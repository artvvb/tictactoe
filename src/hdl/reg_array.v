==> flow/design.v <==
`timescale 1ns / 1ps
module go_encode(
    input [31:0] mem,
    output [9:0] gameover
    );
    wire [15:0] line;
    assign line[ 0] = mem[ 0] & mem[ 2] & mem[ 4];
    assign line[ 1] = mem[ 8] & mem[10] & mem[12];
    assign line[ 2] = mem[16] & mem[18] & mem[20];
    assign line[ 3] = mem[ 0] & mem[ 8] & mem[16];
    assign line[ 4] = mem[ 2] & mem[10] & mem[18];
    assign line[ 5] = mem[ 4] & mem[12] & mem[20];
    assign line[ 6] = mem[ 0] & mem[10] & mem[20];
    assign line[ 7] = mem[ 4] & mem[10] & mem[16];
    assign line[ 8] = mem[ 1] & mem[ 3] & mem[ 5];
    assign line[ 9] = mem[ 9] & mem[11] & mem[13];
    assign line[10] = mem[17] & mem[19] & mem[21];
    assign line[11] = mem[ 1] & mem[ 9] & mem[17];
    assign line[12] = mem[ 3] & mem[11] & mem[19];
    assign line[13] = mem[ 5] & mem[13] & mem[21];
    assign line[14] = mem[ 1] & mem[11] & mem[21];
    assign line[15] = mem[ 5] & mem[11] & mem[17];
    genvar i;
    generate for (i=0; i<8; i=i+1)
        assign gameover[i] = line[i] | line[i+8];
    endgenerate
    assign gameover[8] = gameover[9] & |line[15:8];  
    assign gameover[9] = |gameover[7:0];  
endmodule
`timescale 1ns / 1ps
module reg_array(
    input clk,
    input rst,
    input wen,           
    input [1:0] I,       
    input [3:0] waddr,   
    input [3:0] raddr,   
    input save,          
    output [1:0] Y,      
    output [1:0] wY,     
    output [9:0] gameover,       
    output [9:0] gameover_vga    
    );
    reg [31:0] mem, memO; 
    always@(posedge clk, posedge rst)
        if (rst == 1'b1)
            mem <= 'b0;
        else if (wen == 1'b1)
            if (|gameover)
                mem <= 'b0;  
            else
                mem <= (mem & ~(32'd3 << ({1'b0, waddr} << 1))) | ({30'd0, I} << ({1'b0, waddr} << 1));
        else
            mem <= mem;
    always@(posedge clk, posedge rst)
        if (rst == 1'b1)
            memO <= 'b0;
        else if (save == 1'b1)
            memO <= mem;
        else
            memO <= memO;
    assign  Y = memO >> ({1'b0, raddr} << 1);
    assign wY = mem  >> ({1'b0, waddr} << 1);  
    go_encode m0 (
        .mem(mem),
        .gameover(gameover)
    );
    go_encode m1 (
        .mem(memO),
        .gameover(gameover_vga)
    );
endmodule
Tool chain data of reg_array
What the tools print for reg_array, step after step.
Lines are those of the file above, counted from 1.
Operators: Yosys type, input widths -> output width; for muxes data width and select width s.
Cell names lack the library's common part.
{ "setup": {"top": "reg_array", "clock_port": "clk", "cell_library": "sky130hd", "pvt_corner": "tt_025C_1v80"} }

After elaboration
Source: Yosys, flattened and elaborated, memories not mapped. Widths are those after wreduce; folded enables and synchronous resets count as part of the registers. Registers that Yosys merges into a memory's read port (data or address) are not register bits. Print and check cells do not count. Equal cells are merged and count once.
{ "classes": {"n_shift": 4, "n_mux": 1, "n_logic": 85, "n_reduce_logical": 5} }
{ "op_table": {"columns": ["operator", "n"], "rows": [
  ["$and 1x1->1", 66],
  ["$shr 32x5->2", 2],
  ["$shl 2x5->32", 1],
  ["$shl 2x5->32 const A", 1],
  ["$and 32x32->32", 1],
  ["$or 32x32->32", 1],
  ["$not 32->32", 1],
  ["$reduce_or 8->1", 4],
  ["$mux 32", 1],
  ["$or 1x1->1", 16],
  ["$reduce_or 9->1", 1]
]} }
{ "bits": {"reg_bits": 64, "output_inout_bits": 24, "word_cells": 97} }

Logic depth
Depth = most cells in a row (Yosys ltp): at word level without a register or memory, in the mapped netlist without a sequential cell, where the memories' decode and read muxes count.
{ "logic_depth": {"word_depth": 7, "ABC_AREA": 0, "depth_mapped": 6, "mapped_depth_nobuf": 5} }

Synthesis result
Yosys stat after the flow's synthesis: flattened, memories mapped to cells. It holds for the ABC_AREA given above (unset counts as 0); a run with the other value may have another netlist.
{ "mapped": {"cells": 305, "mapped_area_um2": 3469.6, "sequential_area_um2": 1601.5, "flip_flops": 64, "buf_cells": 16} }
{ "types": {"columns": ["type", "n", "area_total_um2"], "rows": [
  ["dfrtp_1", 64, 1.6E+03],
  ["mux4_2", 20, 450.432],
  ["mux2_2", 32, 360.346],
  ["o22ai_1", 30, 187.68],
  ["nand3_1", 28, 140.134],
  ["inv_1", 35, 131.376],
  ["a31oi_1", 16, 100.096],
  ["nand2_1", 24, 90.086],
  ["o31ai_1", 8, 60.058],
  ["nand4_2", 4, 50.048],
  ["nor4_4", 2, 42.541],
  ["o32ai_1", 4, 35.034],
  ["nand4_1", 5, 31.28],
  ["buf_2", 6, 30.029],
  ["nor2b_1", 4, 25.024],
  ["a221o_1", 2, 20.019],
  ["and2_1", 3, 18.768],
  ["clkbuf_1", 5, 18.768]
]} }
Other cell types: 7; their cells: 13.
The figures by module come from a second, unflattened synthesis with its own total; it is not the netlist above.
{ "unflattened": {"cells_unflattened": 318, "hier_area_um2": 3677.3} }
Each row is one instance without its submodules.
{ "modules": {"columns": ["mod", "instances", "cells", "area_um2", "seq_area_um2"], "rows": [
  ["reg_array", 1, 256, 3354.5, 1601.5],
  ["go_encode", 2, 31, 161.4, 0.0]
]} }

Timing after synthesis
Path of least setup slack by OpenSTA after synthesis, without wires, with an ideal clock, recovery checks aside; 20% of the period is set as input and as output delay. Where synthesis merged equal registers, the netlist keeps one of their names.
{ "synth_timing": {"kind": "input-to-output", "startpoint": "input port raddr[1]", "endpoint": "output port Y[1]", "clock_period_ns": 3.44, "in_delay_ns": 0.688, "out_delay_ns": 0.688, "launch_ns": 0.688, "arrival_ns": 2.011, "required_ns": 2.752, "path_slack_ns": 0.741, "delay_ns": 1.323, "stages": 3, "period_less_setup_slack_ns": 2.699} }
"delay_ns" is the arrival time less input delay plus setup time.
A path that ends at an output port has no setup time.
"stages" counts driving pins, that of a launching flip-flop among them; a cell with two outputs on the path counts twice.
"period_less_setup_slack_ns" is the clock period less the worst setup slack; recovery checks do not enter. This is arithmetic on one report: input and output delays are still those of the set period (20% each).
The rows between start and end are the longest chain of elaborated cells between them; the timing report does not say that the signal goes this way. Where chains are equally long, one stands for them.
A line is the first line of the expression or statement that the cell stems from. Yosys adds cells for indexed reads and writes and turns some case tables into memories.
{ "synth_between": {"path_cell_list": "clkbuf_1 > mux4_2 > mux4_2", "elab_chain_len": 1, "cone_cells": 1, "classes_between": "1 x shift"} }
{ "synth_rtl": {"columns": ["item", "line_no", "source"], "rows": [
  ["from (decl)", 37, "input [3:0] raddr,"],
  ["$shr 32x5->2", 62, "assign  Y = memO >> ({1'b0, raddr} << 1);"],
  ["to (decl)", 39, "output [1:0] Y,"]
]} }

Ticket comment

Settings of 2 stored flow runs for module reg_array (sky130hd), not sorted in any way. The constraints put input and output delay at 20% of the set period each and load the outputs with 0.01 pF.
[
  {
    "run": "entry A",
    "settings": { "period_ns": 2.09, "CORE_UTILIZATION": 71, "PLACE_DENSITY": 0.85, "CORE_ASPECT_RATIO": 0.79, "CELL_PAD_IN_SITES_DETAIL_PLACEMENT": 2, "CAP_MARGIN": 20, "MAX_ROUTING_LAYER": "met4", "CORE_MARGIN": 2, "SLEW_MARGIN": 20 },
    "outcome": "stopped before the end: placement reported DPL-0033"
  },
  {
    "run": "entry B",
    "settings": { "period_ns": 1.43, "CORE_UTILIZATION": 48, "PLACE_DENSITY_LB_ADDON": 0.04, "HOLD_SLACK_MARGIN": 0.04, "CELL_PAD_IN_SITES_DETAIL_PLACEMENT": 1, "ABC_AREA": 0, "CTS_CLUSTER_SIZE": 72, "CTS_CLUSTER_DIAMETER": 300, "CAP_MARGIN": 15, "CORE_MARGIN": 2, "SLEW_MARGIN": 20 },
    "outcome": "stopped before the end: clock tree synthesis reported DPL-0033"
  }
]
