==> flow/design.v <==
`timescale 1ns / 1ps
module btn_flsm(
    input clk,
    input rst,
    input btnC,  
    input btnR,  
    input btnL,  
    input btnU,  
    input btnD,  
    input [1:0] ud,          
    input [9:0] gameover,    
    output reg [3:0] addr,   
    output reg [1:0] wd,     
    output wire wen          
    );
    wire [4:0] p, db; 
    debouncer dbC (clk, rst, btnC, db[0]); 
    debouncer dbL (clk, rst, btnL, db[1]);
    debouncer dbR (clk, rst, btnR, db[2]);
    debouncer dbU (clk, rst, btnU, db[3]);
    debouncer dbD (clk, rst, btnD, db[4]);
    pulser pC (clk, rst, db[0], p[0]); 
    pulser pL (clk, rst, db[1], p[1]);
    pulser pR (clk, rst, db[2], p[2]);
    pulser pU (clk, rst, db[3], p[3]);
    pulser pD (clk, rst, db[4], p[4]);
    assign wen = p[0];
    always@(posedge clk, posedge rst)
        if (rst == 1'b1)
            addr[1:0] <= 2'b0;
        else if (p[2:1] == 2'b10) 
            addr[1:0] <= (addr[1:0] == 2'd2) ? 2'd0 : addr[1:0] + 1'b1;
        else if (p[2:1] == 2'b01)
            addr[1:0] <= (addr[1:0] == 2'd0) ? 2'd2 : addr[1:0] - 1'b1;
        else
            addr[1:0] <= addr[1:0];
    always@(posedge clk, posedge rst)
        if (rst == 1'b1)
            addr[3:2] <= 2'b0;
        else if (p[4:3] == 2'b10)
            addr[3:2] <= (addr[3:2] == 2'd2) ? 2'd0 : addr[3:2] + 1'b1;
        else if (p[4:3] == 2'b01)
            addr[3:2] <= (addr[3:2] == 2'd0) ? 2'd0 : addr[3:2] - 1'b1;
        else
            addr[3:2] <= addr[3:2];
    always@(posedge clk, posedge rst)
        if (rst == 1'b1)
            wd <= 2'b01;
        else if (p[0] == 1'b1)
            if (gameover[9])
                wd <= {gameover[8], ~gameover[8]}; 
            else if (ud == 2'b0)
                wd <= ~wd;
            else
                wd <= wd;
        else
            wd <= wd;
endmodule
`timescale 1ns / 1ps
module debouncer(
    input clk,
    input rst,
    input I,
    output Y
    );
    parameter N=16'hffff;    
    reg [15:0] C;            
    reg [1:0] ps;            
    always@(posedge clk, posedge rst)
        if (rst == 1'b1)
            C <= 'b0;
        else if (ps == 2'b01 || ps == 2'b10)
            C <= C + 1'b1;  
        else
            C <= 'b0;  
    always@(posedge clk, posedge rst)  
        if (rst == 1'b1)
            ps <= 'b0;
        else case (ps)
            2'b00: ps <= (I) ? 2'b01 : 2'b00;                        
            2'b01: ps <= (I) ? (C == N) ? 2'b11 : 2'b01 : 2'b00;     
            2'b11: ps <= (I) ? 2'b11 : 2'b10;                        
            2'b10: ps <= (I) ? 2'b11 : (C == N) ? 2'b00 : 2'b10;     
        endcase
    assign Y = ps[1];  
endmodule
`timescale 1ns / 1ps
module pulser(
    input       clk,
    input       rst,
    input       I,
    output wire Y
    );
    parameter PE=1;
    reg [1:0] ps;  
    always@(posedge clk, posedge rst)
        if (rst == 1'b1)
            ps <= 2'b0;
        else case (ps)  
            2'b00: ps <= (I) ? 2'b01 : 2'b00;    
            2'b01: ps <= 2'b11;                  
            2'b10: ps <= 2'b00;                  
            2'b11: ps <= (I) ? 2'b11 : 2'b10;    
        endcase
    assign Y = (ps == (PE ? 2'b01 : 2'b10)) ? 1'b1 : 1'b0;
endmodule
# Tool chain data of btn_flsm
# The steps from the RTL of btn_flsm to its reports follow in flow order.
# Lines are those of the file above, counted from 1.
# Library cell names are shortened.
setup:
  top: "btn_flsm"
  clock_port: "clk"
  library: "sky130hd"
  pvt_corner: "tt_025C_1v80"

# Word level
# Source: Yosys, flattened and elaborated, memories not mapped. Widths are those after wreduce. Registers that Yosys merges into a memory's read port (data or address) are not register bits. Print and check cells do not count.
word_totals:
  regBits: 106
  in_bits: 19
  out_inout_bits: 7
  word_cells: 162
classes:
  addsub: 9
  n_eq: 41
  muxes: 70
  n_logic: 2
  reduce_and_logical: 22
op_table:
  columns: ["op", "count"]
  rows:
  - ["adder 16 x 1 -> 16 bit with constant B", 5]
  - ["equality test 16 bit with constant B", 5]
  - ["case mux 2 bit (select 4 bit)", 10]
  - ["two-way mux 16 bit", 5]
  - ["two-way mux 2 bit", 30]
  - ["equality test 2 bit with constant B", 24]
  - ["zero test 2 bit", 13]
  - ["two-way mux 1 bit", 25]
  - ["equality test 2 x 1 -> 1 bit with constant B", 12]
  - ["nonzero test 2 bit", 3]
  - ["logical OR 1 bit", 5]
  - ["adder 2 x 1 -> 2 bit with constant B", 2]
  - ["subtractor 2 x 1 -> 2 bit with constant B", 2]
  - ["inverter 2 bit", 1]
  - ["AND reduction 2 bit", 1]
  - ["inverter 1 bit", 1]

# Depth
# Depth = most cells in a row (Yosys ltp): at word level without a register or memory, in the mapped netlist without a sequential cell, where the memories' decode and read muxes count.
logic_depth:
  word_depth: 5
  abc_area: 0
  mapped_depth: 5
  depth_no_buf: 5

# Synthesis result
# Yosys stat after the flow's synthesis: flattened, memories mapped to cells. It holds for the ABC_AREA given above (unset counts as 0); a run with the other value may have another netlist.
# The area totals of this step are shown rounded.
by_type:
  columns: ["type", "count", "type_area_um2"]
  rows:
  - ["dfrtp_1", 110, 2752.64]
  - ["ha_1", 30, 375.36]
  - ["and2_1", 53, 331.568]
  - ["xnor2_1", 29, 253.994]
  - ["xor2_1", 26, 227.718]
  - ["dfstp_2", 6, 157.651]
  - ["nand3_1", 30, 150.144]
  - ["nand4_1", 17, 106.352]
  - ["inv_1", 28, 105.101]
  - ["o21ai_0", 18, 90.086]
  - ["nand2_1", 23, 86.333]
  - ["a211oi_1", 11, 82.579]
  - ["nor2_1", 22, 82.579]
  - ["nor2b_1", 13, 81.328]
  - ["nor4_1", 13, 81.328]
  - ["nand4_2", 6, 75.072]
  - ["or3_1", 12, 75.072]
  - ["a21o_1", 9, 67.565]
# Not listed: further types 26, cells in them 64.
mapped:
  stdcells: 520
  area_um2: 5650
  seq_area_um2: 2910
  flip_flops: 116
  buf_cells: 6
# The figures by module come from a second, unflattened synthesis with its own total; it is not the netlist above.
unflattened:
  hier_cells: 538
  area_unflattened_um2: 5650
# Rows give one instance, submodules left out.
modules:
  columns: ["module", "instances", "n_cells", "area_um2", "mod_seq_area_um2"]
  rows:
  - ["debouncer", 5, 90, 916, 450]
  - ["pulser", 5, 10, 139, 101]
  - ["btn_flsm", 1, 38, 375, 151]

# Worst setup path after synthesis
# Source: OpenSTA report_checks on the synthesized netlist (no wires, ideal clock, input and output delay 20% of the period each), path of least setup slack; recovery checks are left aside. Register names are those of the netlist, which keeps one name where synthesis merged equal registers.
synth_timing:
  path_type: "reg-to-reg"
  start: "register dbL.C[0]"
  end: "register dbL.ps[1]"
  clock_period_ps: 1460
  setup_ps: 94
  t_first_pin_ps: 0
  t_arrival_ps: 1397
  t_required_ps: 1366
  slack_ps: -31
  delay_ps: 1491
  driving_pins: 6
  n_path_buf: 0
  synth_period_reached_ps: 1491
# "delay_ps" is the arrival time less input delay plus setup time.
# "driving_pins": output pins that drive a net of the path, with the launching flip-flop's if there is one; two outputs of one cell count as two.
# "synth_period_reached_ps" = period - worst setup slack (recovery checks aside). The figure is calculated, with input and output delays left at 20% of the set period.
# Between the ends stands the longest chain of elaborated cells between them, by number of cells; it is not shown to be the way that was timed. Of several equally long chains one is given.
# Each line given opens the expression or statement behind the cell; cells for indexed reads and writes are added by Yosys, which also makes memories of some case tables.
# At most two assigning lines are given for a register; there are more.
synth_between:
  path_cell_list: "dfrtp_1 > ha_1 > nand3_1 > nor4_2 > a211oi_1 > a211oi_1"
  elab_chain_len: 4
  cone_cells: 6
  classes_between: "eq/ne (1); mux (5)"
synth_rtl:
  columns: ["item", "line_no", "rtl"]
  rows:
  - ["start: declaration", 67, "reg [15:0] C;"]
  - ["start: assignment", 71, "C <= 'b0;"]
  - ["start: assignment", 73, "C <= C + 1'b1;"]
  - ["equality test 16 bit", 83, "2'b10: ps <= (I) ? 2'b11 : (C == N) ? 2'b00 : 2'b10;"]
  - ["two-way mux 2 bit x2", 83, null]
  - ["case mux 2 bit (select 4 bit)", 79, "else case (ps)"]
  - ["end: assignment", 80, "2'b00: ps <= (I) ? 2'b01 : 2'b00;"]
  - ["end: assignment", 81, "2'b01: ps <= (I) ? (C == N) ? 2'b11 : 2'b01 : 2'b00;"]
  - ["end: declaration", 68, "reg [1:0] ps;"]

# Timing after layout
# Path of least setup slack in the final report of stored run 1 (OpenROAD, finished layout, wires in). Where an end is a register, its clock arrival counts in the times.
# The path's times are printed in steps of 10 ps; the period is the one set.
layout_timing:
  path_type: "reg-to-reg"
  start: "register dbL.C[4]"
  end: "register dbL.C[15]"
  clock_period_ps: 1940
  setup_ps: 110
  t_first_pin_ps: 530
  t_arrival_ps: 2400
  t_required_ps: 2350
  slack_ps: -50
  driving_pins: 5
  n_path_buf: 0
# Between the ends stands the longest chain of elaborated cells between them, by number of cells; it is not shown to be the way that was timed. Of several equally long chains one is given.
# At most two assigning lines are given for a register; there are more.
layout_between:
  path_cell_list: "dfrtp_1 > nand4_2 > nor4_1 > xor2_1 > and2_1"
  elab_chain_len: 2
  cone_cells: 2
  cone_lines: 2
  classes_between: "add/sub (1); mux (1)"
layout_rtl:
  columns: ["item", "line_no", "rtl"]
  rows:
  - ["start: declaration", 67, "reg [15:0] C;"]
  - ["start: assignment", 71, "C <= 'b0;"]
  - ["start: assignment", 73, "C <= C + 1'b1;"]
  - ["adder 16 x 1 -> 16 bit", 73, null]
  - ["two-way mux 16 bit", 72, "else if (ps == 2'b01 || ps == 2'b10)"]
  - ["end: assignment", 71, null]
  - ["end: assignment", 73, null]
  - ["end: declaration", 67, null]

# Measured results for btn_flsm: 2 stored runs of the Yosys and OpenROAD flow on sky130hd. The settings differ; the order carries no meaning. The constraints put input and output delay at 20% of the set period each and load the outputs with 0.01 pF.
# "timing.achieved_period_ps": clock period set for the run, less the worst setup slack. It is reckoned from that one timing run; input and output delays stay at 20% of the period that was set.
# "worst_path_time_ps" is the time allowed to the run's worst setup path (the clock period less input and output delay, where it has them) less its slack. Clock arrival times count: a late capture clock shortens it, a late launch clock lengthens it.
# "totalPower_mw" rests on the timing tool's default activity at the inputs, not on a simulated workload.
# "worst_path_time_ps" is known to 10 ps.
# Results are given in rounded form.
runs:
  - name: "stored run 1"
    settings:
      period_ns: 1.94
      CORE_UTILIZATION: 61
      SETUP_SLACK_MARGIN: 0.05
      PLACE_DENSITY_LB_ADDON: 0.0
      HOLD_SLACK_MARGIN: -0.1
      CORE_ASPECT_RATIO: 1.19
      CELL_PAD_IN_SITES_DETAIL_PLACEMENT: 1
      GPL_ROUTABILITY_DRIVEN: 1
      CTS_CLUSTER_SIZE: 93
      CAP_MARGIN: 20
      CORE_MARGIN: 2
      SLEW_MARGIN: 20
    results:
      post_synth_area_um2: 5650
      final_die_area_um2: 10100
      cell_area_final_um2: 6620
      final_util_frac: 0.729
      fin_ws_ps: -46
      totalPower_mw: 5.61
      timing.achieved_period_ps: 1986
      worst_path_time_ps: 1990
      worstPathKind: "reg-to-reg"
  - name: "stored run 2"
    settings:
      period_ns: 1.59
      CAP_MARGIN: 20
      CORE_MARGIN: 2
      CORE_UTILIZATION: 40
      SLEW_MARGIN: 20
    results:
      post_synth_area_um2: 5650
      final_die_area_um2: 15100
      cell_area_final_um2: 7030
      final_util_frac: 0.508
      fin_ws_ps: 66
      totalPower_mw: 7.19
      timing.achieved_period_ps: 1524
      worst_path_time_ps: 1210
      worstPathKind: "reg-to-output"
